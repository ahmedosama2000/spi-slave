==> flow/design.v <==
module SPI_SLAVE
#(
    parameter  in_RAM_width  = 10, 
    parameter  out_RAM_width = 8 
) 
(
    input  wire                     CLK,
    input  wire                     rst_n,
    input  wire                     MOSI,
    input  wire                     SS_n,
    input  wire [out_RAM_width-1:0] tx_data,
    input  wire                     tx_valid,
    output reg                      MISO,
    output reg  [in_RAM_width-1:0]  rx_data,
    output wire                     rx_valid
);
    localparam IDLE      = 3'b000;
    localparam CHK_CMD   = 3'b001;
    localparam WRITE     = 3'b010;
    localparam READ_ADDR = 3'b011;
    localparam READ_DATA = 3'b100;
    reg       read_flag;
    reg rx_rec_en;
    reg tx_ser_en;
    reg [3:0] ser_cnt;
    reg [2:0] CS;
    reg [2:0] NS;
    always @(posedge CLK , negedge rst_n) begin
        if (!rst_n) begin
            CS <= IDLE;
        end
        else begin
            CS <= NS;
        end
    end
    always @(*) begin
        case (CS)
        IDLE : begin
            if (!SS_n) begin
                NS = CHK_CMD;
            end
            else begin               
                NS = IDLE;
            end
        end
        CHK_CMD : begin
            if (!SS_n && !MOSI) begin
                NS = WRITE;
            end
            else if (!SS_n && MOSI && read_flag) begin                
                NS = READ_DATA;
            end
            else if (!SS_n && MOSI && !read_flag) begin
                NS = READ_ADDR;
            end
            else begin                
                NS = IDLE;
            end
        end
        WRITE : begin
            if(!SS_n) begin
                NS = WRITE;
            end
            else begin
                NS = IDLE;
            end
        end
        READ_ADDR : begin
            if (!SS_n) begin
                NS = READ_ADDR;
            end
            else begin               
                NS = IDLE;
            end
        end
        READ_DATA : begin
            if (!SS_n) begin
                NS = READ_DATA;
            end
            else begin               
                NS = IDLE;
            end
        end
        default : NS = IDLE;
        endcase
    end
    always @(posedge CLK,negedge rst_n) begin
        if (!rst_n) begin 
            read_flag     <= 1'b0;
        end
        else if (CS == READ_ADDR) begin   
            read_flag     <= 1'b1;
        end
        else if (CS == READ_DATA) begin
            read_flag     <= 1'b0;
        end
    end
    always @(*) begin
        rx_rec_en  = 1'b0;
        tx_ser_en  = 1'b0;
        if ((CS == WRITE || CS == READ_ADDR) || (CS == READ_DATA && !tx_valid)) begin
            rx_rec_en = 1'b1;
        end
        else if (CS == READ_DATA && tx_valid) begin
            tx_ser_en = 1'b1;
        end
        else begin 
            rx_rec_en  = 1'b0;
            tx_ser_en  = 1'b0;
        end
    end
    always @(posedge CLK , negedge rst_n) begin
        if (!rst_n) begin
            rx_data       <= 10'b0;
            ser_cnt       <= 4'b0;
            MISO          <= 1'b0;
        end
        else if (rx_rec_en && ser_cnt != 10) begin
            rx_data       <= {rx_data[8:0],MOSI};
            ser_cnt       <= ser_cnt + 1'b1;
        end
        else if (tx_ser_en && ser_cnt != 4'd8) begin
            MISO          <= tx_data[7-ser_cnt];
            ser_cnt       <= ser_cnt + 1'b1;
        end
        else begin
            ser_cnt       <= 4'b0;
        end
    end
    assign rx_valid = (ser_cnt == 4'd10)? 1'b1:1'b0;
endmodule
module SPI_Wrapper 
#(
    parameter  in_RAM_width  = 10, 
    parameter  out_RAM_width = 8 
) 
(
    input  wire CLK,
    input  wire rst_n,
    input  wire SS_n,
    input  wire MOSI,
    output wire MISO
);
    wire [in_RAM_width-1:0]  rx_data;
    wire [out_RAM_width-1:0] tx_data;
    wire                     rx_valid;
    wire                     tx_valid;
    SPI_SLAVE SLAVE (
        .CLK(CLK),
        .rst_n(rst_n),
        .SS_n(SS_n),
        .MOSI(MOSI),
        .MISO(MISO),
        .rx_data(rx_data),
        .tx_data(tx_data),
        .rx_valid(rx_valid),
        .tx_valid(tx_valid)
    );
    RAM RAM (
        .CLK(CLK),
        .rst_n(rst_n),
        .din(rx_data),
        .dout(tx_data),
        .rx_valid(rx_valid),
        .tx_valid(tx_valid)
    );
endmodule
module RAM
#(
    parameter IN_WIDTH  = 10,
    parameter OUT_WIDTH = 8,
    parameter MEM_DEPTH = 256,
    parameter ADDR_SIZE = 8
) 
(
    input  wire                CLK,
    input  wire                rst_n,
    input  wire [IN_WIDTH-1:0] din,
    input  wire                rx_valid,
    output reg                 tx_valid,
    output reg [OUT_WIDTH-1:0] dout
);
integer i;
reg [ADDR_SIZE-1:0] RAM [MEM_DEPTH-1:0];
reg [ADDR_SIZE-1:0] address;
always @(posedge CLK , negedge rst_n) begin
    if (!rst_n) begin 
        address  <= 8'b0;
        dout     <= 8'b0;
        tx_valid <= 0;
    end
    else if (rx_valid) begin
        case (din[9:8]) 
            2'b00: begin address      <= din[7:0];     tx_valid <= 0; end
            2'b01: begin RAM[address] <= din[7:0];     tx_valid <= 0; end
            2'b10: begin address      <= din[7:0];     tx_valid <= 0; end
            2'b11: begin dout         <= RAM[address]; tx_valid <= 1; end
        endcase
    end
end
endmodule
## From RTL to reports: SPI_Wrapper

The steps from the RTL of SPI_Wrapper to its reports follow in flow order.
Line numbers count from 1 in the design file above.
Library cell names are shortened.
A cell with -- has no value.

| design | value |
|---|---|
| top | SPI_Wrapper |
| clock input | CLK |
| library | sky130hd |
| corner | tt_025C_1v80 |

## Word level

Yosys after proc, flatten, opt, wreduce and memory -nomap, before mapping. Print and check cells are not counted. Equal cells are merged and count once.

| cells by class | value |
|---|---|
| $add $sub $neg | 2 |
| eq/ne operators | 265 |
| shift-type cells | 1 |
| multiplexer cells | 18 |
| bitwise gates (word level) | 1 |
| reductions and logical operators | 279 |

Operators by type and width:

| operator | number |
|---|---|
| 8-bit case mux with 256-bit select | 1 |
| 4-bit AND reduction | 256 |
| 8-bit equality test (second input constant) | 128 |
| 8-bit by 7-bit equality test with 1-bit output (second input constant) | 64 |
| 8-bit by 6-bit equality test with 1-bit output (second input constant) | 32 |
| 8-bit by 5-bit equality test with 1-bit output (second input constant) | 16 |
| 8-bit by 4-bit equality test with 1-bit output (second input constant) | 8 |
| 8-bit by 3-bit equality test with 1-bit output (second input constant) | 4 |
| 8-bit by 32-bit variable part select with 1-bit output | 1 |
| 8-bit by 2-bit equality test with 1-bit output (second input constant) | 2 |
| 3-bit case mux with 5-bit select | 1 |
| 3-bit two-way mux | 3 |
| 1-bit logical AND | 8 |
| 4-bit != test (second input constant) | 2 |
| 8-bit by 1-bit equality test with 1-bit output (second input constant) | 1 |
| 8-bit zero test | 1 |
| 4-bit two-way mux | 2 |
| 1-bit two-way mux | 7 |
| 2-bit AND reduction | 3 |
| 3-bit by 2-bit equality test with 1-bit output (second input constant) | 2 |
| 2-bit two-way mux | 3 |
| 3-bit by 4-bit subtractor with 5-bit output (first input constant) | 1 |
| 1-bit zero test | 4 |
| 2-bit equality test (second input constant) | 2 |
| 4-bit by 1-bit adder with 4-bit output (second input constant) | 1 |
| 4-bit equality test (second input constant) | 1 |
| 3-bit by 1-bit equality test with 1-bit output (second input constant) | 1 |
| 3-bit equality test (second input constant) | 1 |

Not listed: further kinds 9, cells in them 10.

| storage and ports | value |
|---|---|
| bits in registers | 2084 |
| bits of input ports | 4 |
| output and inout port bits | 1 |
| elaborated cells | 830 |

## Depth

Yosys ltp: most cells in a row. Word level: on the elaborated netlist, between registers, memories and ports. Mapped: between sequential cells and ports; inverters and the memories' decode and read muxes count.

| logic depth | value |
|---|---|
| word-level depth | 7 |
| ABC_AREA | 1 |
| mapped depth | 15 |
| depth with buffers taken out | 14 |

## Netlist

Yosys stat after the flow's synthesis: flattened, memories mapped to cells. It holds for the ABC_AREA given above (unset counts as 0); a run with the other value may have another netlist.
Totals and module areas in this step are rounded.

| mapped netlist | value |
|---|---|
| standard cells after synthesis | 7147 |
| mapped area | 82690 um2 |
| mapped flip-flops | 2086 |
| buffer cells | 227 |

Cell types:

| type | number | area in all (um2) |
|---|---|---|
| edfxtp_1 | 2048 | 6.15E+04 |
| nand2_1 | 2917 | 1.09E+04 |
| nor2_1 | 1013 | 3.8E+03 |
| nand3_1 | 568 | 2.84E+03 |
| nor3_1 | 233 | 1.17E+03 |
| dfrtp_1 | 37 | 925.888 |
| clkbuf_1 | 129 | 484.214 |
| buf_2 | 80 | 400.384 |
| inv_1 | 48 | 180.173 |
| o21ai_0 | 33 | 165.158 |
| buf_1 | 18 | 67.565 |
| o21bai_1 | 8 | 60.058 |
| ha_1 | 3 | 37.536 |
| dfstp_2 | 1 | 26.275 |
| o32ai_1 | 2 | 17.517 |
| a41oi_1 | 1 | 8.758 |
| o2111ai_1 | 1 | 8.758 |
| o221ai_1 | 1 | 8.758 |

Other cell types: 6; their cells: 6.

## Path before layout

OpenSTA on the mapped netlist: ideal clock, no wires. The path of least setup slack (recovery checks aside). Input and output delay are each 20% of the period. Register names are those of the netlist, which keeps one name where synthesis merged equal registers.

| timing after synthesis | value |
|---|---|
| path kind | reg-to-reg |
| from | register SLAVE.rx_data[0] |
| to | register RAM.RAM[0][0] |
| period | 5.89 ns |
| time at the first pin | 0.000 ns |
| arrival | 3.198 ns |
| required time | 5.083 ns |
| path slack | 1.886 ns |
| delay of the path | 4.005 ns |
| stages | 1 |
| buffers on the path | 0 |
| synthesis period reached | 4.004 ns |

"delay of the path" = arrival - input delay + setup time.
"stages": output pins that drive a net of the path, with the launching flip-flop's if there is one; two outputs of one cell count as two.
"synthesis period reached" is the clock period less the worst setup slack; recovery checks do not enter. This is arithmetic on one report: input and output delays are still those of the set period (20% each).

| on the way, after synthesis | value |
|---|---|
| cells stage by stage | dfrtp_1 |
| cells in the longest elaborated chain | 0 |

RTL lines, path after synthesis:

| element | line | source |
|---|---|---|
| start, declared | 14 | `output reg  [in_RAM_width-1:0]  rx_data,` |
| start, assigned | 114 | `rx_data       <= 10'b0;` |
| start, assigned | 119 | `rx_data       <= {rx_data[8:0],MOSI};` |
| end, assigned | 195 | `2'b01: begin RAM[address] <= din[7:0];     tx_valid <= 0; end` |
| end, declared | 184 | `reg [ADDR_SIZE-1:0] RAM [MEM_DEPTH-1:0];` |

## Worst path after layout

Path of least setup slack in the final report of job 2 (OpenROAD, finished layout, wires in). Where an end is a register, its clock arrival counts in the times.

| timing after layout | value |
|---|---|
| path kind | reg-to-reg |
| from | register RAM.address[0] |
| to | register RAM.dout[6] |
| period | 4.77 ns |
| time at the first pin | 0.87 ns |
| arrival | 5.45 ns |
| required time | 5.61 ns |
| path slack | 0.15 ns |
| stages | 17 |
| buffers on the path | 2 |

The rows between start and end are the longest chain of elaborated cells between them; the timing report does not say that the signal goes this way. Where chains are equally long, one stands for them.
A line is the first line of the expression or statement that the cell stems from. Yosys adds cells for indexed reads and writes and turns some case tables into memories.
A register here has more assigning lines than the two given.

| on the way, after layout | value |
|---|---|
| cells stage by stage | dfrtp_1 > inv_1 > nor2_1 > nand2_2 > buf_4 > nor2_1 > buf_4 > nand2_1 > nand2_1 > nor2_1 > nand2_1 > nor2_1 > nand2_1 > nor2_1 > nand2_1 > o21bai_1 > nand2_1 |
| cells in the longest elaborated chain | 2 |

RTL lines, path after layout:

| element | line | source |
|---|---|---|
| start, declared | 185 | `reg [ADDR_SIZE-1:0] address;` |
| start, assigned | 188 | `address  <= 8'b0;` |
| start, assigned | 194 | `2'b00: begin address      <= din[7:0];     tx_valid <= 0; end` |
| 8-bit equality test | 197 | `2'b11: begin dout         <= RAM[address]; tx_valid <= 1; end` |
| 8-bit case mux with 256-bit select | 197 |  |
| end, assigned | 189 | `dout     <= 8'b0;` |
| end, assigned | 197 |  |
| end, declared | 181 | `output reg [OUT_WIDTH-1:0] dout` |

Wiki page: SPI_Wrapper / flow data

Top module SPI_Wrapper; platform sky130hd; tools Yosys and OpenROAD; 2 stored runs in no particular order. Input and output delays are each 20% of the period that was set; the output load is 0.01 pF.
By "period reached" is meant the clock period of the run minus its worst setup slack. This is arithmetic on one report: input and output delays are still those of the set period (20% each).
"worst setup path time" is the time allowed to the run's worst setup path (the clock period less input and output delay, where it has them) less its slack. Clock arrival times count: a late capture clock shortens it, a late launch clock lengthens it.
"power" rests on the timing tool's default activity at the inputs, not on a simulated workload.
Values from the reports are rounded here.
Among the settings, - means not set for that run.
Results: - = not shown.

| run name | period_ns | CORE_UTILIZATION | PLACE_DENSITY_LB_ADDON | CORE_ASPECT_RATIO | CORE_MARGIN | CELL_PAD_IN_SITES_DETAIL_PLACEMENT | ABC_AREA | CTS_CLUSTER_SIZE | CAP_MARGIN | MIN_ROUTING_LAYER | SLEW_MARGIN | TNS_END_PERCENT | MAX_ROUTING_LAYER | setup total negative slack (ns) | worst setup path time (ns) | critical path kind | synthesized cell area (um2) | area inside the die boundary (um2) | standard-cell area after layout (um2) | power (mW) | setup slack of the worst path (ns) | period reached (ns) |
|---|---|---|---|---|---|---|---|---|---|---|---|---|---|---|---|---|---|---|---|---|---|---|
| job 1 | 6.99 | 32 | 0.06 | 0.51 | 10 | 0 | 1 | 32 | 25 | met2 | 20 | - | - | - | - | - | - | - | - | - | - | - |
| job 2 | 4.77 | 31 | 0.15 | 1.9 | 3 | 2 | 1 | - | 30 | - | 25 | 80 | met4 | 0.000 | 4.62 | reg-to-reg | 82690 | 273300 | 98070 | 41.73 | 0.152 | 4.618 |

Job 1: not finished: routing ended with error GRT-0116
